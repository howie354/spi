==> flow/design.v <==
module spi_master_top #(
    parameter DATA_WIDTH = 8,
    parameter SCLK_CNT   = 10
) (
    input                       clk,
    input                       rst_n,
    input  [2*DATA_WIDTH : 0]   cmd_in,
    input                       cmd_vld,
    output                      cmd_rdy,
    output                      m_read_vld,
    output [DATA_WIDTH - 1 : 0] m_read_data,
    output                      sclk,
    output                      cs_n,
    output                      mosi,
    input                       miso,
    input                       s_read_vld
);
    localparam CMD_CNT_WIDTH  = $clog2(2*DATA_WIDTH) + 1;
    localparam SCLK_CNT_WIDTH = $clog2(SCLK_CNT) + 1;
    wire [SCLK_CNT_WIDTH - 1 : 0] clk_cnt;
    reg  [SCLK_CNT_WIDTH - 1 : 0] r_clk_cnt;
    wire                          send_cnt_done;
    wire                          rec_cnt_done;
    reg r_cs_n;
    reg r_sclk;
    wire cmd_fire = cmd_vld && cmd_rdy;
    assign cs_n = r_cs_n;
    always @(posedge clk or negedge rst_n) begin  
        if(!rst_n) begin
            r_cs_n <= 1'b1;
        end
        else if(cmd_fire) begin
            r_cs_n <= 1'b0;
        end
        else if(send_cnt_done && !cs_n) begin
            r_cs_n <= 1'b1;
        end
        else if(s_read_vld) begin
            r_cs_n <= 1'b0;
        end
        else if(rec_cnt_done && !cs_n) begin
            r_cs_n <= 1'b1;
        end
    end
    assign sclk = r_sclk;
    always @(posedge clk or negedge rst_n) begin  
        if(!rst_n) begin
            r_sclk <= 1'b0;
        end
        else if(!cs_n) begin
            if(clk_cnt == SCLK_CNT / 2) begin
                r_sclk <= 1'b1; 
            end
            else if(clk_cnt == SCLK_CNT) begin
                r_sclk <= 1'b0;
            end
        end
        else begin
            r_sclk <= 1'b0;
        end      
    end
    assign clk_cnt = r_clk_cnt;
    always @(posedge clk or negedge rst_n) begin  
        if(!rst_n) begin
            r_clk_cnt <= 'b0;
        end
        else if(!cs_n) begin
            r_clk_cnt <= r_clk_cnt + 1'b1;
            if(r_clk_cnt == SCLK_CNT) begin
                r_clk_cnt <= 'b0;
            end
        end
    end
    spi_master_tx #(
        .DATA_WIDTH(DATA_WIDTH),
        .SCLK_CNT(SCLK_CNT)
        ) u_spi_master_tx(
        .clk(clk),
        .rst_n(rst_n),
        .cmd_in(cmd_in),
        .cmd_vld(cmd_vld),
        .cmd_rdy(cmd_rdy),
        .mosi(mosi),
        .send_cnt_done(send_cnt_done),
        .clk_cnt(clk_cnt),
        .cs_n(cs_n)
        );
    spi_master_rx #(
        .DATA_WIDTH(DATA_WIDTH),
        .SCLK_CNT(SCLK_CNT)
        ) u_spi_master_rx(
        .clk(clk),
        .rst_n(rst_n),
        .miso(miso),
        .s_read_vld(s_read_vld),
        .m_read_data(m_read_data),
        .m_read_vld(m_read_vld),
        .clk_cnt(clk_cnt),
        .cs_n(cs_n),
        .rec_cnt_done(rec_cnt_done)
        );
endmodule
module spi_master_tx #(
    parameter DATA_WIDTH = 8,
    parameter SCLK_CNT   = 10
)(
    input                          clk,
    input                          rst_n,
    input  [2*DATA_WIDTH : 0]      cmd_in,
    input                          cmd_vld,
    output                         cmd_rdy,
    output                         mosi,
    input [SCLK_CNT_WIDTH - 1 : 0] clk_cnt,
    output                         send_cnt_done,
    input                          cs_n
);
    localparam CMD_CNT_WIDTH  = $clog2(2*DATA_WIDTH) + 1;
    localparam SCLK_CNT_WIDTH = $clog2(SCLK_CNT) + 1;
    reg  [CMD_CNT_WIDTH-1 : 0]    send_cnt;
    reg  [2*DATA_WIDTH : 0]       r_cmd_in;
    wire                          cmd_fire;
    wire                          send_cnt_done;
    reg                           busy;
    wire                          cs_n;
    assign send_cnt_done = (send_cnt == 2*DATA_WIDTH) && (clk_cnt == SCLK_CNT);
    assign cmd_rdy = !busy;
    assign cmd_fire = cmd_rdy && cmd_vld;
    always @(posedge clk or negedge rst_n) begin
        if(!rst_n) begin
            send_cnt <= 'b0; 
        end
        else if(!cs_n && (clk_cnt == SCLK_CNT)) begin
            send_cnt <= send_cnt + 1'b1;
            if(send_cnt_done) begin
                send_cnt <= 'b0;
            end
        end
        else if(cs_n) begin
            send_cnt <= 'b0;
        end
    end
    always @(posedge clk or negedge rst_n) begin
        if(!rst_n) begin
            r_cmd_in <= 'b0;
        end
        else if(cmd_fire) begin
            r_cmd_in <= cmd_in;
        end
    end
    always @(posedge clk or negedge rst_n) begin
        if(!rst_n) begin
            busy <= 'b0;
        end
        else begin
            if(cmd_fire) begin
               busy <= 1'b1; 
            end
            if(send_cnt_done) begin
                busy <= 1'b0;
            end
        end
    end
    assign mosi = r_cmd_in[send_cnt];
endmodule
module spi_master_rx #(
    parameter DATA_WIDTH = 8,
    parameter SCLK_CNT   = 10
) (
    input                          clk,
    input                          rst_n,
    input                          miso,
    input                          s_read_vld,
    output                         m_read_vld,
    output [DATA_WIDTH-1 : 0]      m_read_data,
    input [SCLK_CNT_WIDTH - 1 : 0] clk_cnt,
    output                         rec_cnt_done,
    input                          cs_n
);
    localparam CNT_WIDTH      = $clog2(DATA_WIDTH) + 1;
    localparam SCLK_CNT_WIDTH = $clog2(SCLK_CNT) + 1;
    reg [CNT_WIDTH-1 : 0] rec_cnt;
    reg [DATA_WIDTH-1 :0] r_read_data;
    reg                   rec_cnt_done_delay;
    assign rec_cnt_done = (rec_cnt == DATA_WIDTH - 1) && (clk_cnt == SCLK_CNT);
    always @(posedge clk or negedge rst_n) begin
        if(!rst_n) begin
            rec_cnt <= 'b0;
        end
        else if(!cs_n && (clk_cnt == SCLK_CNT) && s_read_vld_delay) begin
            rec_cnt <= rec_cnt + 1'b1;
                if(rec_cnt_done) begin
                    rec_cnt <= 'b0;
                end  
        end
        else if(cs_n) begin
            rec_cnt <= 'b0;
        end
    end
    reg s_read_vld_delay;
    always @(posedge clk or negedge rst_n) begin
        if(!rst_n) begin
            s_read_vld_delay <= 'b0;
        end
        else if(cs_n) begin
            s_read_vld_delay <= s_read_vld;
        end
    end
    always @(posedge clk or negedge rst_n) begin
        if(!rst_n) begin
            rec_cnt_done_delay <= 'b0;
        end
        else begin
            rec_cnt_done_delay <= rec_cnt_done;
        end
    end
    always @(posedge clk or negedge rst_n) begin
        if(!rst_n) begin
            r_read_data <= 'b0;
        end
        else if(!cs_n && (clk_cnt == SCLK_CNT)) begin
            r_read_data[rec_cnt] <= miso;
        end
    end
    assign m_read_vld = rec_cnt_done_delay;
    assign m_read_data = r_read_data;
endmodule
# Tool chain data of spi_master_top
# What the tools print for spi_master_top, step after step.
# Line numbers count from 1 in the design file above.
# Cell names lack the library's common part.
# A cell with n/a has no value.
# setup
top,spi_master_top
clock,clk
lib,sky130hd
pvt_corner,tt_025C_1v80

# Elaborated design
# Counts by Yosys on the flattened word-level netlist (proc, flatten, opt, wreduce; memories kept). Register bits leave out memories and registers merged into their read ports (data or address). Print and check cells are left out. Cells with the same type and inputs are merged into one.
# word_totals
reg_bits,44
input_bits,22
out_inout_bits,13
wordCells,54
# classes
n_addsub,4
n_eq,4
n_shift,3
n_mux,16
n_logic,3
reduce_logical,14
# ops
op,count
2-to-1 mux 5 bit,4
variable part select 17 x 5 -> 1 bit,1
2-to-1 mux 4 bit,3
adder 5 x 1 -> 5 bit with constant B,2
2-to-1 mux 1 bit,9
variable shift 1 x 5 -> 8 bit,1
variable shift 1 x 5 -> 8 bit with constant A,1
AND 8 bit,1
OR 8 bit,1
NOT 8 bit,1
logical AND 1 bit,7
nonzero test 2 bit,3
negation 4 -> 5 bit,1
equality test 5 x 3 -> 1 bit with constant B,1
equality test 5 x 4 -> 1 bit with constant B,1
equality test 5 bit with constant B,1
adder 4 x 1 -> 4 bit with constant B,1
equality test 4 x 3 -> 1 bit with constant B,1
nonzero test 4 bit,1
nonzero test 3 bit,1
zero test 1 bit,2

# Depth
# Yosys ltp: most cells in a row. Word level: on the elaborated netlist, between registers, memories and ports. Mapped: between sequential cells and ports; inverters and the memories' decode and read muxes count.
# depth
depth_word,7
abc_area,0
depth_mapped,7
depth_no_buf,6

# After synthesis
# Source: synth_stat.txt of the flow (Yosys; design flattened, memories mapped). It holds for the ABC_AREA given above (unset counts as 0); a run with the other value may have another netlist.
# by_type
cell,count,type_area_um2
dfrtp_1,43,1.08E+03
mux2_2,18,202.694
ha_1,10,125.12
nand2_1,19,71.318
mux4_2,3,67.565
a21oi_1,12,60.058
mux2i_1,5,50.048
nand3_1,8,40.038
o21ai_0,8,40.038
nand3b_1,5,37.536
nor2_1,10,37.536
inv_1,8,30.029
o21ai_1,6,30.029
dfstp_2,1,26.275
xor2_1,3,26.275
nand4_1,4,25.024
buf_2,4,20.019
nor3_1,4,20.019
# Other cell types: 25; their cells: 33.
# mapped
stdcells,204
mapped_area_um2,2257.2
seqArea_um2,1102.3
ffs,44
n_buf,10
# By module: a second synthesis without flattening, with its own total; a netlist apart from the flattened one above.
# unflattened
hier_cells,207
hier_area_um2,2391.0
# Rows give one instance, submodules left out.
# modules
module,instances,n_cells,mod_area_um2,seq_area_um2
spi_master_tx,1,86,1151.1,575.6
spi_master_rx,1,83,848.3,350.3
spi_master_top,1,38,391.6,176.4

# Path before layout
# Path of least setup slack by OpenSTA after synthesis, without wires, with an ideal clock, recovery checks aside; 20% of the period is set as input and as output delay. Where synthesis merged equal registers, the netlist keeps one of their names.
# synth_timing
path_kind,register -> register
start,reg u_spi_master_rx.rec_cnt[0]
end,reg u_spi_master_rx.r_read_data[0]
period_ns,2.28
setup_ns,0.125
t_first_pin_ns,0.000
t_arrival_ns,1.795
required_time_ns,2.155
setup_slack_ns,0.360
path_delay_ns,1.920
driving_pins,8
path_buffers,1
period_less_setup_slack_ns,1.92
# "path_delay_ns" = arrival - input delay + setup time.
# "driving_pins": output pins that drive a net of the path, with the launching flip-flop's if there is one; two outputs of one cell count as two.
# "period_less_setup_slack_ns" is the clock period less the worst setup slack; recovery checks do not enter. This is arithmetic on one report: input and output delays are still those of the set period (20% each).
# Between the ends stands the longest chain of elaborated cells between them, by number of cells; it is not shown to be the way that was timed. Of several equally long chains one is given.
# A line is the first line of the expression or statement that the cell stems from. Yosys adds cells for indexed reads and writes and turns some case tables into memories.
# A register here has more assigning lines than the two given.
# synth_between
path_cell_list,dfrtp_1 buf_6 inv_1 ha_1 or3b_2 nor3_1 nand2_1 mux2_4
elab_chain_len,5
cells_between,6
cone_lines,1
cone_classes,add/sub: 1; shift: 2; logic: 3
# synth_lines
item,line_no,rtl
from (decl),181,reg [CNT_WIDTH-1 : 0] rec_cnt;
from (assign),187,rec_cnt <= 'b0;
from (assign),190,rec_cnt <= rec_cnt + 1'b1;
negation 4 -> 5 bit,221,r_read_data[rec_cnt] <= miso;
variable shift 1 x 5 -> 8 bit,221,
NOT 8 bit,221,
AND 8 bit,221,
OR 8 bit,221,
to (assign),218,r_read_data <= 'b0;
to (assign),221,
to (decl),182,reg [DATA_WIDTH-1 :0] r_read_data;

# Path in the finished layout
# Path of least setup slack in the final report of flow run 1 (OpenROAD, finished layout, wires in). Where an end is a register, its clock arrival counts in the times.
# layout_timing
path_kind,register -> output
start,reg u_spi_master_tx.send_cnt[2]
end,out mosi
period_ns,1.98
out_delay_ns,0.40
t_first_pin_ns,0.36
t_arrival_ns,1.92
required_time_ns,1.58
setup_slack_ns,-0.33
driving_pins,5
path_buffers,1
# Between the ends stands the longest chain of elaborated cells between them, by number of cells; it is not shown to be the way that was timed. Of several equally long chains one is given.
# A register here has more assigning lines than the two given.
# layout_between
path_cell_list,dfrtp_2 mux4_2 o211ai_1 o311ai_1 buf_2
elab_chain_len,1
cells_between,1
cone_lines,1
cone_classes,shift: 1
# layout_lines
item,line_no,rtl
from (decl),119,reg  [CMD_CNT_WIDTH-1 : 0]    send_cnt;
from (assign),130,send_cnt <= 'b0;
from (assign),133,send_cnt <= send_cnt + 1'b1;
variable part select 17 x 5 -> 1 bit,163,assign mosi = r_cmd_in[send_cnt];
to (decl),14,"output                      mosi,"

# Flow runs of spi_master_top

Stored flow runs of spi_master_top (2 of them; Yosys, OpenROAD, sky130hd). They differ in their settings and are not a sequence. Constraints: input delay and output delay 20% of the set period each, output load 0.01 pF.
"period_reached_ns" = clock period - worst setup slack. The figure is calculated, with input and output delays left at 20% of the set period.

Flow run 1, flow files:
==> flow/run.sh <==
#!/bin/bash
# the make line also repeats the synthesis and layout settings of config.mk as NAME=value (left out here)
make -C /OpenROAD-flow-scripts/flow DESIGN_CONFIG=/design/flow/config.mk WORK_HOME=/design/flow/orfs CLKGATE_MAP_FILE= finish
==> flow/config.mk <==
export PLATFORM = sky130hd
export DESIGN_NAME = spi_master_top
export DESIGN_NICKNAME = spi_master_top
export VERILOG_FILES = /design/flow/design.v
export SDC_FILE = /design/flow/constraint.sdc
export NUM_CORES = 4
export LEC_CHECK = 0
export CAP_MARGIN = 20
export CORE_MARGIN = 2
export CORE_UTILIZATION = 71
export SLEW_MARGIN = 20
==> flow/constraint.sdc <==
create_clock -name core_clock -period 1.98 [get_ports {clk}]
set_input_delay 0.3960 -clock core_clock [delete_from_list [all_inputs] [get_ports {clk}]]
set_output_delay 0.3960 -clock core_clock [all_outputs]
set_load 0.01 [all_outputs]

==> results of flow run 1, as CSV <==
result,value
ys_area_um2,2257.2
total_die_area_um2,3646.3
period_reached_ns,2.312
timing.setup.tns_ns,-0.332
stdcell_area_um2,2824.0
ws_setup_ns,-0.332

Flow run 2, flow files:
==> flow/run.sh <==
#!/bin/bash
# the make line also repeats the synthesis and layout settings of config.mk as NAME=value (left out here)
make -C /OpenROAD-flow-scripts/flow DESIGN_CONFIG=/design/flow/config.mk WORK_HOME=/design/flow/orfs CLKGATE_MAP_FILE= finish
==> flow/config.mk <==
export PLATFORM = sky130hd
export DESIGN_NAME = spi_master_top
export DESIGN_NICKNAME = spi_master_top
export VERILOG_FILES = /design/flow/design.v
export SDC_FILE = /design/flow/constraint.sdc
export NUM_CORES = 4
export LEC_CHECK = 0
export CAP_MARGIN = 0
export CELL_PAD_IN_SITES_GLOBAL_PLACEMENT = 3
export CORE_MARGIN = 7
export CORE_UTILIZATION = 38
export PLACE_DENSITY_LB_ADDON = 0.16
export SETUP_SLACK_MARGIN = 0.13
export SLEW_MARGIN = 20
export TNS_END_PERCENT = 55
==> flow/constraint.sdc <==
create_clock -name core_clock -period 3.01 [get_ports {clk}]
set_input_delay 0.6020 -clock core_clock [delete_from_list [all_inputs] [get_ports {clk}]]
set_output_delay 0.6020 -clock core_clock [all_outputs]
set_load 0.01 [all_outputs]

==> results of flow run 2, as CSV <==
result,value
ys_area_um2,2257.2
total_die_area_um2,8293.7
period_reached_ns,2.453
timing.setup.tns_ns,0.000
stdcell_area_um2,2761.4
ws_setup_ns,0.557
